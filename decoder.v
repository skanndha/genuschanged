==> flow/design.v <==
module decoder (
    input clk,
    input rst,
    input i_en,
    input [15:0] i_head_flit,
    input [15:0] i_body_flit_1,   
    input [15:0] i_body_flit_2,   
    input [15:0] i_body_flit_3,   
    input [15:0] i_body_flit_4,   
    input [15:0] i_tail_flit,
    output [31:0] o_wdata,
    output [13:0] o_address,
    output o_read_write_enable,
    output reg o_en
);
    parameter s_IDLE   = 2'b00;
    parameter s_SAMPLE = 2'b01;
    parameter s_DECODE = 2'b10;
    parameter s_DRIVE  = 2'b11;
    reg [15:0] r_buffer[0:5];
    reg [1:0] r_state;
    reg r_sample_complete_flag;
    reg r_decode_complete_flag;
    reg [31:0] r_data;
    reg [13:0] r_address;
    reg r_rw;
    reg r_drive_complete_flag;
    always @(posedge clk or posedge rst) begin
        if (rst) begin
            r_state <= s_IDLE;
        end else begin
            case (r_state)
                s_IDLE: r_state <= (i_en) ? s_SAMPLE : s_IDLE;
                s_SAMPLE: r_state <= (r_sample_complete_flag) ? s_DECODE : s_SAMPLE;
                s_DECODE: r_state <= (r_decode_complete_flag) ? s_DRIVE : s_DECODE;
                s_DRIVE: r_state <= (r_drive_complete_flag) ? s_IDLE : s_DRIVE;
            endcase
        end
    end
    always @(posedge clk) begin
        case (r_state)
            s_IDLE: begin
                r_sample_complete_flag <= 0;
                r_decode_complete_flag <= 0;
                r_drive_complete_flag <= 0;
                o_en <= 0;
            end
            s_SAMPLE: begin
                r_buffer[1] <= i_body_flit_1;
                r_buffer[2] <= i_body_flit_2;
                r_buffer[3] <= i_body_flit_3;
                r_buffer[4] <= i_body_flit_4;
                r_sample_complete_flag <= 1;
            end
            s_DECODE: begin
                r_address <= r_buffer[1][15:2];
                r_rw <= r_buffer[1][1];
                r_data <= {r_buffer[2][15:1], r_buffer[3][15:1], r_buffer[4][15:14]};
                r_decode_complete_flag <= 1;
            end
            s_DRIVE: begin
                o_en <= 1;
                r_drive_complete_flag <= 1;
            end
        endcase
    end
    assign o_wdata = r_data;
    assign o_address = r_address;
    assign o_read_write_enable = r_rw;
endmodule
* Reports on decoder
Tool output for the design above, in the order of the flow.
Lines are those of the file above, counted from 1.
Operators: Yosys type, input widths -> output width; for muxes data width and select width s.
Cell names lack the library's common part.
The mark n/a stands for no value.
- Design top :: decoder
- Clock port :: clk
- Cell library :: sky130hd
- Corner :: tt_025C_1v80

* Word-level counts
Yosys after proc, flatten, opt, wreduce and memory -nomap, before mapping. Print and check cells are not counted. Equal cells are merged and count once.
- Equality and inequality tests :: 3
- Muxes and demuxes :: 8
- Reduce/logical cells :: 4
** Operator list (number)
- $pmux 2 s4 :: 1
- $reduce_bool 2->1 :: 3
- $pmux 1 s2 :: 3
- $eq 2x2->1 const B :: 2
- $mux 2 :: 2
- $eq 2x1->1 const B :: 1
- $logic_not 2->1 :: 1
- $mux 1 :: 2
- Bits in registers :: 116
- Bits of input ports :: 99
- Elaborated cells :: 26

* Longest topological paths
Depth = most cells in a row (Yosys ltp): at word level without a register or memory, in the mapped netlist without a sequential cell, where the memories' decode and read muxes count.
- Word-level depth :: 2
- ABC_AREA :: 0
- Gate-level depth with buffers :: 2
- Mapped depth without buffers :: 2

* Synthesis result
Yosys stat after the flow's synthesis: flattened, memories mapped to cells. It holds for the ABC_AREA given above (unset counts as 0); a run with the other value may have another netlist.
** Cell types
- edfxtp_1 :: number 97, total area 2.91E+03 um^2
- dfrtp_1 :: number 3, total area 75.072 um^2
- o21ai_2 :: number 4, total area 35.034 um^2
- dfstp_2 :: number 1, total area 26.275 um^2
- nand2_1 :: number 7, total area 26.275 um^2
- inv_1 :: number 4, total area 15.014 um^2
- inv_2 :: number 1, total area 3.754 um^2
- Cells in the netlist :: 117
- Synthesis area :: 0.0030942 mm^2
- Sequential area :: 0.0030141 mm^2
- Mapped flip-flops :: 101
- Buffer cells :: 0

* Timing after synthesis
Path of least setup slack by OpenSTA after synthesis, without wires, with an ideal clock, recovery checks aside; 20% of the period is set as input and as output delay. Where synthesis merged equal registers, the netlist keeps one of their names.
- Kind :: register -> register
- From :: reg r_state
- To :: reg r_decode_complete_flag
- Period :: 3.0 ns
- Data arrival time :: 1.578 ns
- Data required time :: 2.704 ns
- Setup slack :: 1.125 ns
- Path delay :: 1.874 ns
- Stages on the path :: 3
- Buffers on the path :: 0
- Period reached after synthesis :: 1.875 ns
"path delay" = arrival - input delay + setup time.
"stages on the path": output pins that drive a net of the path, with the launching flip-flop's if there is one; two outputs of one cell count as two.
"period reached after synthesis" is the clock period less the worst setup slack; recovery checks do not enter. This is arithmetic on one report: input and output delays are still those of the set period (20% each).
Where an end lacks its bit number, it is one bit of the signal, or one of the new flip-flops if synthesis recoded a state register.
A register here has more assigning lines than the two given.
- Cell sequence :: dfrtp_1 > inv_1 > nand2_1
** Ends and longest elaborated chain, after synthesis
- from (decl) :: line 21 : reg [1:0] r_state;
- from (assign) :: line 30 : r_state <= s_IDLE;
- from (assign) :: line 33 : s_IDLE: r_state <= (i_en) ? s_SAMPLE : s_IDLE;
- to (assign) :: line 44 : r_decode_complete_flag <= 0;
- to (assign) :: line 59 : r_decode_complete_flag <= 1;
- to (decl) :: line 23 : reg r_decode_complete_flag;
Chain of elaborated cells between the ends: none given.

* Worst path after layout
From the final timing report of job 1: the path of least setup slack in the routed layout; clock arrival at registers is part of the times.
- Kind :: register -> output
- From :: reg (no name shown)
- To :: out o_en
- Period :: 3.54 ns
- Data arrival time :: 1.32 ns
- Data required time :: 2.83 ns
- Setup slack :: 1.52 ns
- Stages on the path :: 2
- Buffers on the path :: 1
- Cell sequence :: edfxtp_1 > clkdlybuf4s50_1
- Cells in the longest elaborated chain :: 0
** Ends and longest elaborated chain, post-layout
- to (decl) :: line 14 : output reg o_en

Flow measurements of decoder on sky130hd: 2 stored runs with different settings, listed in no order. Input and output delays are each 20% of the period that was set; the output load is 0.01 pF.
By "clock period reached" is meant the clock period of the run minus its worst setup slack. This is arithmetic on one report: input and output delays are still those of the set period (20% each).
"power" rests on the timing tool's default activity at the inputs, not on a simulated workload.

** Job 1
- Settings :: period_ns=3.54; CAP_MARGIN=20; CORE_MARGIN=2; CORE_UTILIZATION=40; SLEW_MARGIN=20
- Cell area after synthesis :: 0.0030942 mm^2
- Total die area :: 0.0084548 mm^2
- Standard-cell area after layout :: 0.0044242 mm^2
- Worst slack on setup checks :: 1.515 ns
- Sum of negative setup slack :: 0.000 ns
- Worst-case hold slack :: 0.420 ns
- Power :: 2.869 mW
- Clock period reached :: 2.025 ns

** Job 2
- Settings :: period_ns=1.42; CORE_UTILIZATION=66; SETUP_SLACK_MARGIN=0.09; PLACE_DENSITY_LB_ADDON=0.16; HOLD_SLACK_MARGIN=0.02; CELL_PAD_IN_SITES_DETAIL_PLACEMENT=1; TNS_END_PERCENT=10; GPL_TIMING_DRIVEN=1; CAP_MARGIN=25; CORE_MARGIN=2; SLEW_MARGIN=20
- Outcome :: not finished: placement ended with error DPL-0033
