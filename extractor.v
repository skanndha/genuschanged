==> flow/design.v <==
module extractor (
    input clk,
    input rst,
    input [15:0] i_flit,
    output reg o_done,
    output reg [15:0] o_head_flit,
    output reg [15:0] o_body_flit_1,
    output reg [15:0] o_body_flit_2,
    output reg [15:0] o_body_flit_3,
    output reg [15:0] o_body_flit_4,
    output reg [15:0] o_tail_flit
);
    parameter BUFFER_DEPTH = 6;   
    parameter COUNT_WIDTH = $clog2(BUFFER_DEPTH);   
    parameter MAX_BODY_FLITS = 4;   
    parameter BODY_COUNT_WIDTH = $clog2(MAX_BODY_FLITS);   
    reg [COUNT_WIDTH-1:0] r_count;
    reg [15:0] r_buffer[0:BUFFER_DEPTH-1];
    always @(posedge clk or posedge rst) begin
        if (rst) begin
            r_count <= 0;
        end else if (r_count == BUFFER_DEPTH - 1) begin
            r_count <= 0;
        end else begin
            r_count <= r_count + 1;
        end
    end
    always @(posedge clk) begin
        r_buffer[r_count] <= i_flit;
    end
    always @(posedge clk) begin
        if (r_count == BUFFER_DEPTH - 1) begin
            o_head_flit   <= r_buffer[0];
            o_body_flit_1 <= r_buffer[1];
            o_body_flit_2 <= r_buffer[2];
            o_body_flit_3 <= r_buffer[3];
            o_body_flit_4 <= r_buffer[4];
            o_tail_flit   <= r_buffer[BUFFER_DEPTH-1];
            o_done <= 1;
        end else begin
            o_done <= 0;
        end
    end
endmodule
# == Tool chain data of extractor ==
# What the tools print for extractor, step after step.
# Line numbers count from 1 in the design file above.
# Cell names lack the library's common part.
# The mark - stands for no value.
# setup
design,extractor
clock_port,clk
library,sky130hd
corner,tt_025C_1v80

# == Word-level counts ==
# Yosys after proc, flatten, opt, wreduce and memory -nomap, before mapping. Enables and synchronous resets that opt folds into registers are not counted as muxes. Memory bits, and registers merged into a memory's read port (data or address), are not among the register bits. Print and check cells are not counted. Equal cells are merged and count once.
# Yosys's memory passes give these memory sizes; they may raise the number of words (mostly to a power of two), join words into wider ones and drop unused or constant bits.
# bits
memories,1
wordCells,7
register_bits,4
output_inout_bits,97
mem_bits_rw,128
# memory_table
name,size,word_bits,line,source
r_buffer,8,16,18,reg [15:0] r_buffer[0:BUFFER_DEPTH-1];
# classes
add_sub_neg,1
n_eq,1
muxes,2
# ops
op,n
3-bit by 1-bit adder with 3-bit output with constant B,1
3-bit == test with constant B,1
3-bit two-way mux,1
1-bit two-way mux,1

# == Logic depth ==
# Depth = most cells in a row (Yosys ltp): at word level without a register or memory, in the mapped netlist without a sequential cell, where the memories' decode and read muxes count.
# logic_depth
ltp_word,2
ABC_AREA,0
depth_mapped,3
ltp_nobuf,2

# == Synthesis result ==
# The flow's flattened synthesis, as Yosys stat reports it; memories are mapped. The netlist is that of the ABC_AREA named above (0 if unset); the other value can give another one.
# Totals and module areas in this step are rounded.
# by_type
cell,n
edfxtp_1,192
dfrtp_1,3
nor3b_1,5
dfxtp_1,1
nor3b_2,1
buf_2,2
mux2i_1,1
a21o_1,1
inv_1,2
nor3_1,1
nand2_1,1
nor2_1,1
# mapped
seq_area_um2,5900
mapped_cells,211
yosys_area_um2,6000
flip_flops,196

# == Path before layout ==
# Path of least setup slack by OpenSTA after synthesis, without wires, with an ideal clock, recovery checks aside; 20% of the period is set as input and as output delay. Where synthesis merged equal registers, the netlist keeps one of their names.
# synth_timing
kind,register -> register
from,reg r_count[2]
to,reg o_body_flit_1[0]
period_ps,19200
required_time_ps,18512
n_path_buf,1
arrival_ps,7486
setup_ps,688
stages,3
delay_ps,8174
launch_ps,0
setup_slack_ps,11025
synth_period_reached_ps,8175
# "delay_ps" = arrival - input delay + setup time.
# "stages": output pins that drive a net of the path, with the launching flip-flop's if there is one; two outputs of one cell count as two.
# "synth_period_reached_ps" is the clock period less the worst setup slack; recovery checks do not enter. This is arithmetic on one report: input and output delays are still those of the set period (20% each).
# The rows between start and end are the longest chain of elaborated cells between them; the timing report does not say that the signal goes this way. Where chains are equally long, one stands for them.
# Each line given opens the expression or statement behind the cell; cells for indexed reads and writes are added by Yosys, which also makes memories of some case tables.
# A register here has more assigning lines than the two given.
# synth_between
path_cell_list,dfrtp_1 buf_2 nor3b_1
elab_chain_len,1
cells_between,1
cone_classes,eq/ne: 1
# synth_rtl
element,line,source
start: declaration,17,reg [COUNT_WIDTH-1:0] r_count;
start: assignment,21,r_count <= 0;
start: assignment,25,r_count <= r_count + 1;
3-bit == test,32,if (r_count == BUFFER_DEPTH - 1) begin
end: declaration,7,"output reg [15:0] o_body_flit_1,"

# == Path in the finished layout ==
# From the final timing report of job 1: the path of least setup slack in the routed layout; clock arrival at registers is part of the times.
# The report prints the path's times to 10 ps; the period is as set.
# layout_timing
kind,register -> output
from,reg o_body_flit_4[14]
to,out o_body_flit_4[14]
n_path_buf,1
setup_slack_ps,6500
period_ps,9810
stages,2
required_time_ps,7850
launch_ps,420
out_delay_ps,1960
arrival_ps,1350
# layout_between
path_cell_list,edfxtp_1 clkdlybuf4s50_1
elab_chain_len,0
cells_between,0
# layout_rtl
element,line,source
start: declaration,10,"output reg [15:0] o_body_flit_4,"
end: declaration,10,

# 2 stored runs of extractor in the flow (synthesis by Yosys, layout by OpenROAD, sky130hd cells), in arbitrary order. Constraints: input delay and output delay 20% of the set period each, output load 0.01 pF.
# "clock_period_reached_ps" = clock period - worst setup slack. The figure is calculated, with input and output delays left at 20% of the set period.
# "worstPathTime_ps" = time allowed to the worst setup path (clock period - input delay - output delay, where it has them) - its slack; a late launch clock adds to it, a late capture clock takes from it.
# "totalPower_mw": no workload was simulated; the value follows from the tool's default switching activity.
# "worstPathTime_ps" is known to 10 ps.
# Results are given in rounded form.
# A setting shown as -- is not set for that run.
stored run,period_ns,CORE_UTILIZATION,SETUP_SLACK_MARGIN,PLACE_DENSITY_LB_ADDON,CORE_ASPECT_RATIO,CORE_MARGIN,CELL_PAD_IN_SITES_DETAIL_PLACEMENT,TNS_END_PERCENT,CTS_CLUSTER_SIZE,CAP_MARGIN,SLEW_MARGIN,MAX_ROUTING_LAYER,ys_area_um2,total_die_area_um2,final_cell_area_um2,utilization_pct,final_setup_ws_ps,tns_ps,holdWs_ps,totalPower_mw,clock_period_reached_ps,worstPathTime_ps,critical_path_type
job 1,9.81,20,-0.58,0.16,0.7,2,2,70,19,35,0,met5,6000,31000,8300,28,6500,0,420,1.6,3313,1350,register -> output
job 2,8.21,40,1.65,--,--,2,--,--,--,20,20,--,6000,16000,8000,55,5200,0,410,2.0,2982,1340,register -> output
